==> flow/design.v <==
module fifo #(
		parameter DATA_WIDTH = 8,
		parameter BUFFER_NO = 2
	)
	(
		input clk,
		input wen,
		input ren,
		input reset,
		input [DATA_WIDTH-1:0] data_in,
		output reg full,
		output reg half,
		output reg empty,
		output reg [DATA_WIDTH-1:0] data_out
	);
	reg [DATA_WIDTH-1:0] mem [BUFFER_NO-1:0];
	reg [$clog2(BUFFER_NO)-1:0] rd_ptr;
	reg [$clog2(BUFFER_NO)-1:0] wr_ptr;
	always @(posedge clk or posedge reset) begin
		if (reset==1) begin
			rd_ptr = 1'b0;
			wr_ptr = 1'b0;
			full = 1'b0;
			half = 1'b0;
			empty = 1'b1;
		end 
		else begin
			if (ren==1 && !empty) begin
				data_out = mem[rd_ptr];
				rd_ptr = rd_ptr + 1;
				if (rd_ptr==wr_ptr) begin
					full = 1'b0;
					half = 1'b0;
					empty = 1'b1;
				end else if ((rd_ptr+(BUFFER_NO>>1)) > wr_ptr) begin
					full = 1'b0;
					half = 1'b0;
					empty = 1'b0;
				end
			end
			if (wen==1 && !full) begin
				mem[wr_ptr] = data_in;
				wr_ptr = wr_ptr + 1;
				if (wr_ptr==rd_ptr) begin
					full = 1'b1;
					half = 1'b0;
					empty = 1'b0;
				end else if ((rd_ptr+(BUFFER_NO>>1)) <= wr_ptr) begin
					full = 1'b0;
					half = 1'b1;
					empty = 1'b0;
				end else begin
					full = 1'b0;
					half = 1'b0;
					empty = 1'b0;
				end
			end
		end
	end
endmodule
==> Step by step through the tools: fifo <==
The steps from the RTL of fifo to its reports follow in flow order.
Line numbers count from 1 in the design file above.
Cell names lack the library's common part.
{ "inputs": {"design": "fifo", "clock_port": "clk", "cell_library": "sky130hd", "lib_corner": "tt_025C_1v80"} }

==> Word-level counts <==
Source: Yosys, flattened and elaborated. Widths are those after wreduce. Registers that Yosys merges into a memory's read port (data or address) are not register bits. Print and check cells do not count. Equal cells are merged and count once.
{ "word_totals": {"word_cells": 47, "output_inout_bits": 11, "ff_bits": 29, "inputBits": 12} }
{ "op_classes": {"n_logic": 3, "equal": 2, "cmp": 2, "reduce_logical": 10, "muxes": 18, "add_sub_neg": 4} }
{ "op_table": {"columns": ["operator", "n"], "rows": [
  ["8-bit case mux with 2-bit select", 1],
  ["8-bit two-way mux", 2],
  ["1-bit two-way mux", 15],
  ["3-bit AND reduction", 2],
  ["1-bit by 1-bit adder with 2-bit output with constant B", 2],
  ["2-bit AND reduction", 2],
  ["1-bit NOT", 3],
  ["3-bit nonzero test", 1],
  ["1-bit adder with constant B", 2],
  ["1-bit == test", 2],
  ["1-bit logical AND", 2],
  ["1-bit zero test", 2],
  ["2-bit by 1-bit > comparator with 1-bit output", 1],
  ["2-bit by 1-bit <= comparator with 1-bit output", 1],
  ["2-bit nonzero test", 1]
]} }

==> Depth <==
Yosys ltp: most cells in a row. Word level: on the elaborated netlist, between registers, memories and ports. Mapped: between sequential cells and ports; inverters and the memories' decode and read muxes count.
{ "logic_depth": {"depth_word": 10, "ABC_AREA": 0, "ltp_mapped": 6, "mapped_depth_nobuf": 5} }

==> Netlist <==
Source: synth_stat.txt of the flow (Yosys; design flattened, memories mapped). It holds for the ABC_AREA given above (unset counts as 0); a run with the other value may have another netlist.
{ "synth_totals": {"seq_area_um2": 847.1, "cell_count": 67, "n_buf": 2, "flip_flops": 29, "mapped_area_um2": 1154.9} }
{ "by_type": {"columns": ["cell_type", "n", "area_total_um2"], "rows": [
  ["edfxtp_1", 24, 720.691],
  ["dfrtp_1", 4, 100.096],
  ["mux2_2", 8, 90.086],
  ["ha_1", 3, 37.536],
  ["dfstp_2", 1, 26.275],
  ["inv_1", 5, 18.768],
  ["nand2_1", 5, 18.768],
  ["o21a_4", 1, 15.014],
  ["nand2b_4", 1, 13.763],
  ["nor4_2", 1, 12.512],
  ["o211ai_2", 1, 12.512],
  ["buf_6", 1, 11.261],
  ["nor3_2", 1, 10.01],
  ["o221ai_1", 1, 8.758],
  ["xor2_1", 1, 8.758],
  ["o211ai_1", 1, 7.507],
  ["a31oi_1", 1, 6.256],
  ["nor2b_1", 1, 6.256]
]} }
Not listed: further types 6, cells in them 6.

==> Timing after synthesis <==
Source: OpenSTA report_checks on the synthesized netlist (no wires, ideal clock, input and output delay 20% of the period each), path of least setup slack; recovery checks are left aside. Register names are those of the netlist, which keeps one name where synthesis merged equal registers.
{ "synth_path": {"path_type": "flip-flop to flip-flop", "start": "register wr_ptr", "end": "register mem[1][0]", "driving_pins": 5, "setup_slack_ns": 0.925, "setup_time_ns": 0.380, "clock_period_ns": 2.78, "required_ns": 2.400, "path_delay_ns": 1.856, "path_buffers": 0, "arrival_ns": 1.476, "t_first_pin_ns": 0.000, "period_less_setup_slack_ns": 1.855} }
"path_delay_ns" = arrival - input delay + setup time.
"driving_pins": output pins that drive a net of the path, with the launching flip-flop's if there is one; two outputs of one cell count as two.
"period_less_setup_slack_ns" is the clock period less the worst setup slack; recovery checks do not enter. This is arithmetic on one report: input and output delays are still those of the set period (20% each).
The rows between start and end are the longest chain of elaborated cells between them; the timing report does not say that the signal goes this way. Where chains are equally long, one stands for them.
Each line given opens the expression or statement behind the cell; cells for indexed reads and writes are added by Yosys, which also makes memories of some case tables.
Only ways into the end's enable, where the timed path ends, are counted here.
{ "synth_between": {"cell_sequence": "dfrtp_1 ha_1 nor2b_1 o21a_4 nor4_2", "elab_chain_cells": 7, "cells_between": 8, "cone_lines": 4, "classes_between": "compare: 1; eq/ne: 1; mux: 3; reduce/logical: 3"} }
{ "synth_lines": {"columns": ["element", "line", "text"], "rows": [
  ["from (decl)", 18, "reg [$clog2(BUFFER_NO)-1:0] wr_ptr;"],
  ["from (assign)", 22, "wr_ptr = 1'b0;"],
  ["from (assign)", 43, "wr_ptr = wr_ptr + 1;"],
  ["2-bit by 1-bit > comparator with 1-bit output", 35, "end else if ((rd_ptr+(BUFFER_NO>>1)) > wr_ptr) begin"],
  ["1-bit two-way mux", 35, null],
  ["1-bit two-way mux", 31, "if (rd_ptr==wr_ptr) begin"],
  ["1-bit two-way mux", 28, "if (ren==1 && !empty) begin"],
  ["1-bit zero test", 41, "if (wen==1 && !full) begin"],
  ["1-bit logical AND", 41, null],
  ["3-bit AND reduction", null, null],
  ["to (assign)", 42, "mem[wr_ptr] = data_in;"],
  ["to (decl)", 16, "reg [DATA_WIDTH-1:0] mem [BUFFER_NO-1:0];"]
]} }

==> Timing after layout <==
From the final timing report of flow run A: the path of least setup slack in the routed layout; clock arrival at registers is part of the times.
{ "layout_path": {"path_type": "flip-flop to output port", "start": "register full", "end": "output full", "arrival_ns": 1.31, "output_delay_ns": 0.36, "path_buffers": 1, "t_first_pin_ns": 0.33, "setup_slack_ns": 0.11, "driving_pins": 2, "clock_period_ns": 1.78, "required_ns": 1.42} }
At most two assigning lines are given for a register; there are more.
{ "layout_between": {"cell_sequence": "dfrtp_1 clkdlybuf4s50_1", "elab_chain_cells": 0, "cells_between": 0, "cone_lines": 0} }
{ "layout_lines": {"columns": ["element", "line", "text"], "rows": [
  ["from (decl)", 11, "output reg full,"],
  ["from (assign)", 23, "full = 1'b0;"],
  ["from (assign)", 32, "full = 1'b0;"],
  ["to (decl)", 11, null]
]} }

Lab notebook: fifo

Record of 2 stored runs of the RTL-to-layout flow on fifo, platform sky130hd. The runs are unordered. Constraints: input delay and output delay 20% of the set period each, output load 0.01 pF.
By "clock_period_reached_ns" is meant the clock period of the run minus its worst setup slack. This is arithmetic on one report: input and output delays are still those of the set period (20% each).
"worst_setup_path_time_ns" is the time allowed to the run's worst setup path (the clock period less input and output delay, where it has them) less its slack. Clock arrival times count: a late capture clock shortens it, a late launch clock lengthens it.
[
  {
    "run": "flow run A",
    "settings": { "period_ns": 1.78, "CAP_MARGIN": 20, "CORE_MARGIN": 2, "CORE_UTILIZATION": 40, "SLEW_MARGIN": 20 },
    "results": { "final_die_area_um2": 3332.8, "ys_area_um2": 1154.9, "fin_ws_ns": 0.109, "finalCellArea_um2": 1587.8, "worst_setup_path_time_ns": 1.31, "path_kind": "flip-flop to output port", "clock_period_reached_ns": 1.671 }
  },
  {
    "run": "flow run B",
    "settings": { "period_ns": 3.39, "CORE_UTILIZATION": 32, "SETUP_SLACK_MARGIN": -0.17, "CORE_ASPECT_RATIO": 0.99, "CORE_MARGIN": 3, "CELL_PAD_IN_SITES_DETAIL_PLACEMENT": 2, "TNS_END_PERCENT": 50, "ABC_AREA": 1, "GPL_TIMING_DRIVEN": 1, "CTS_CLUSTER_SIZE": 99, "CTS_CLUSTER_DIAMETER": 202, "SLEW_MARGIN": 15, "MAX_ROUTING_LAYER": "met5", "CAP_MARGIN": 20 },
    "results": { "final_die_area_um2": 4245.4, "ys_area_um2": 1119.8, "fin_ws_ns": 1.067, "finalCellArea_um2": 1432.6, "worst_setup_path_time_ns": 2.32, "path_kind": "flip-flop to flip-flop", "clock_period_reached_ns": 2.323 }
  }
]
