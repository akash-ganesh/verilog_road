==> flow/design.v <==
module lifo #(
		parameter DATA_WIDTH = 8,
		parameter BUFFER_NO = 2
	)
	(
		input clk,
		input wen,
		input ren,
		input reset,
		input [DATA_WIDTH-1:0] data_in,
		output reg full,
		output reg empty,
		output reg [DATA_WIDTH-1:0] data_out
	);
	reg [DATA_WIDTH-1:0] mem [BUFFER_NO-1:0];
	reg [$clog2(BUFFER_NO)-1:0] ptr;
	always @(posedge clk or posedge reset) begin
		if (reset==1) begin
			ptr = 1'b0;
			full = 1'b0;
			empty = 1'b1;
		end 
		else begin
			if (ren==1 && !empty) begin
				ptr = ptr - 1;
				data_out = mem[ptr];
				if (ptr==0) begin
					full = 1'b0;
					empty = 1'b1;
				end else begin
					full = 1'b0;
					empty = 1'b0;
				end
			end
			if (wen==1 && !full) begin
				mem[ptr] = data_in;
				ptr = ptr + 1;
				if (ptr==0) begin
					full = 1'b1;
					empty = 1'b0;
				end else begin
					full = 1'b0;
					empty = 1'b0;
				end
			end
		end
	end
endmodule
== From RTL to reports: lifo ==
Tool output for the design above, in the order of the flow.
Lines are those of the file above, counted from 1.
Operators: Yosys type, input widths -> output width; for muxes data width and select width s.
Cell names lack the library's common part.
The mark - stands for no value.

* Top module: lifo
* Clock input: clk
* Cell library: sky130hd
* Library corner: tt_025C_1v80

== Word level ==
Yosys after proc, flatten, opt, wreduce and memory -nomap, before mapping. Print and check cells are not counted. Equal cells are merged and count once.

* Output and inout bits: 10
* Word width x clocked read ports: 0
* Memories: 0
* Elaborated cells: 30
* ROM bits: 0
* RAM bits: 0
* Input port bits: 12
* Bits in latches: 0
* Bits in registers: 27

* Magnitude comparators: 0
* Equal/unequal tests: 0
* Bitwise logic cells: 3
* $add $sub $neg: 2
* Reduce/logical cells: 8
* Mux-type cells: 11
* Multiply operators: 0
* Shift operators: 0
* Divide/modulo/power cells: 0

{| class="wikitable"
|+ Operators with widths
! operator !! number
|-
| $pmux 8 s2 || 1
|-
| $mux 8 || 2
|-
| $mux 1 || 8
|-
| $reduce_and 3->1 || 2
|-
| $not 1->1 || 3
|-
| $logic_and 1x1->1 || 2
|-
| $logic_not 1->1 || 2
|-
| $reduce_and 2->1 || 1
|-
| $reduce_bool 2->1 || 1
|-
| $add 1x1->1 const B || 1
|-
| $sub 1x1->1 const B || 1
|}

== Longest topological paths ==
Yosys ltp: most cells in a row. Word level: on the elaborated netlist, between registers, memories and ports. Mapped: between sequential cells and ports; inverters and the memories' decode and read muxes count.

* Depth after elaboration: 6
* ABC_AREA: 1
* Mapped depth: 6
* Mapped depth without buffers: 6

== Mapped cells and area ==
Yosys stat after the flow's synthesis: flattened, memories mapped to cells. It holds for the ABC_AREA given above (unset counts as 0); a run with the other value may have another netlist.
Totals and module areas in this step are rounded.

* Mapped area: 1027 µm²
* Sequential part of the area: 797.0 µm²
* Mapped cells: 77
* Buffers: 1
* Flip-flops: 27

{| class="wikitable"
|+ Cells by type
! cell type !! number !! total area (µm²)
|-
| edfxtp_1 || 24 || 720.691
|-
| nand2_1 || 28 || 105.101
|-
| dfrtp_1 || 2 || 50.048
|-
| nand2_2 || 7 || 43.792
|-
| dfstp_2 || 1 || 26.275
|-
| inv_1 || 3 || 11.261
|-
| nand2_4 || 1 || 11.261
|-
| nor2_1 || 3 || 11.261
|-
| nand3_1 || 2 || 10.01
|-
| a21oi_2 || 1 || 8.758
|-
| buf_4 || 1 || 7.507
|-
| a31oi_1 || 1 || 6.256
|-
| nor2_2 || 1 || 6.256
|-
| o21ai_1 || 1 || 5.005
|-
| inv_2 || 1 || 3.754
|}

== Path before layout ==
Path of least setup slack by OpenSTA after synthesis, without wires, with an ideal clock, recovery checks aside; 20% of the period is set as input and as output delay. Where synthesis merged equal registers, the netlist keeps one of their names.

* Path kind: input to register
* Start: in ren
* End: reg mem[0][0]
* Stages on the path: 5
* Slack: 1.982 ns
* Time at the first pin: 0.740 ns
* Buffers on the path: 0
* Clock period: 3.7 ns
* Required time: 3.330 ns
* External input delay: 0.740 ns
* Library setup time: 0.370 ns
* Arrival time: 1.348 ns
* Delay of the path: 0.978 ns
* Synthesis period reached: 1.718 ns

"delay of the path" = arrival - input delay + setup time.
"stages on the path": output pins that drive a net of the path, with the launching flip-flop's if there is one; two outputs of one cell count as two.
"synthesis period reached" is the clock period less the worst setup slack; recovery checks do not enter. This is arithmetic on one report: input and output delays are still those of the set period (20% each).
Between the ends stands the longest chain of elaborated cells between them, by number of cells; it is not shown to be the way that was timed. Of several equally long chains one is given.
A line is the first line of the expression or statement that the cell stems from. Yosys adds cells for indexed reads and writes and turns some case tables into memories.
Only ways into the end's enable, where the timed path ends, are counted here.

* Path through: nand2_4 nand2_2 nand2_2 nand2_1 nor2_1
* Length of the longest elaborated chain: 5
* Elaborated cells on any way between the ends: 7
* Source lines of those cells: 2
* Those cells by class: mux: 2; logic: 1; reduce/logical: 4

{| class="wikitable"
|+ Ends and longest elaborated chain, after synthesis
! item !! RTL line !! text
|-
| start: declaration || 8 || <nowiki>input ren,</nowiki>
|-
| $logic_and 1x1->1 || 24 || <nowiki>if (ren==1 && !empty) begin</nowiki>
|-
| $mux 1 || 24 ||
|-
| $logic_not 1->1 || 35 || <nowiki>if (wen==1 && !full) begin</nowiki>
|-
| $logic_and 1x1->1 || 35 ||
|-
| $reduce_and 3->1 || - ||
|-
| end: assignment || 36 || <nowiki>mem[ptr] = data_in;</nowiki>
|-
| end: declaration || 15 || <nowiki>reg [DATA_WIDTH-1:0] mem [BUFFER_NO-1:0];</nowiki>
|}

== Timing after layout ==
Path of least setup slack in the final report of flow run 2 (OpenROAD, finished layout, wires in). Where an end is a register, its clock arrival counts in the times.

* Path kind: register to output
* Start: reg empty
* End: out empty
* Buffers on the path: 1
* Time at the first pin: 0.32 ns
* External output delay: 0.36 ns
* Required time: 1.45 ns
* Slack: 0.03 ns
* Clock period: 1.81 ns
* Stages on the path: 2
* Arrival time: 1.42 ns

At most two assigning lines are given for a register; there are more.

* Path through: dfstp_2 clkdlybuf4s50_1
* Length of the longest elaborated chain: 0
* Elaborated cells on any way between the ends: 0
* Source lines of those cells: 0

{| class="wikitable"
|+ Ends and longest elaborated chain, after layout
! item !! RTL line !! text
|-
| start: declaration || 12 || <nowiki>output reg empty,</nowiki>
|-
| start: assignment || 21 || <nowiki>empty = 1'b1;</nowiki>
|-
| start: assignment || 29 || <nowiki>empty = 1'b1;</nowiki>
|-
| end: declaration || 12 ||
|}

==> results <==
Module lifo, platform sky130hd: 2 stored runs of the flow (Yosys, OpenROAD) with differing settings, in no particular order. Input and output delays are each 20% of the period that was set; the output load is 0.01 pF.
By "clock period achieved" is meant the clock period of the run minus its worst setup slack. This is arithmetic on one report: input and output delays are still those of the set period (20% each).
"critical setup path time" = time allowed to the worst setup path (clock period - input delay - output delay, where it has them) - its slack; a late launch clock adds to it, a late capture clock takes from it.
"total design power" is the tool's figure for a default switching activity; nothing was simulated.
Results are given in rounded form.

=== Flow run 1 ===
{| class="wikitable"
! Setting !! Value
|-
| period_ns || 1.71
|-
| CORE_UTILIZATION || 71
|-
| SETUP_SLACK_MARGIN || 0.21
|-
| PLACE_DENSITY || 0.6
|-
| CELL_PAD_IN_SITES_GLOBAL_PLACEMENT || 2
|-
| ABC_AREA || 0
|-
| CAP_MARGIN || 20
|-
| MAX_ROUTING_LAYER || met5
|-
| CORE_MARGIN || 2
|-
| SLEW_MARGIN || 20
|}
Did not finish, placement stopped with GPL-0301.

=== Flow run 2 ===
{| class="wikitable"
! Setting !! Value
|-
| period_ns || 1.81
|-
| CORE_UTILIZATION || 70
|-
| PLACE_DENSITY_LB_ADDON || 0.18
|-
| CORE_ASPECT_RATIO || 1.12
|-
| CELL_PAD_IN_SITES_GLOBAL_PLACEMENT || 0
|-
| ABC_AREA || 1
|-
| SLEW_MARGIN || 5
|-
| MIN_ROUTING_LAYER || met2
|-
| CAP_MARGIN || 20
|-
| CORE_MARGIN || 2
|-
! Result !! Value
|-
| Full die area || 1790 µm²
|-
| Total design power || 1661 uW
|-
| Setup TNS || 0.000 ns
|-
| Standard-cell area of the final layout || 1308 µm²
|-
| Clock period achieved || 1.784 ns
|-
| Post-synthesis cell area || 1027 µm²
|-
| Setup slack of the worst path || 0.026 ns
|-
| Critical setup path time || 1.42 ns
|-
| Worst path kind || register to output
|-
| Utilization after layout || 0.957
|}
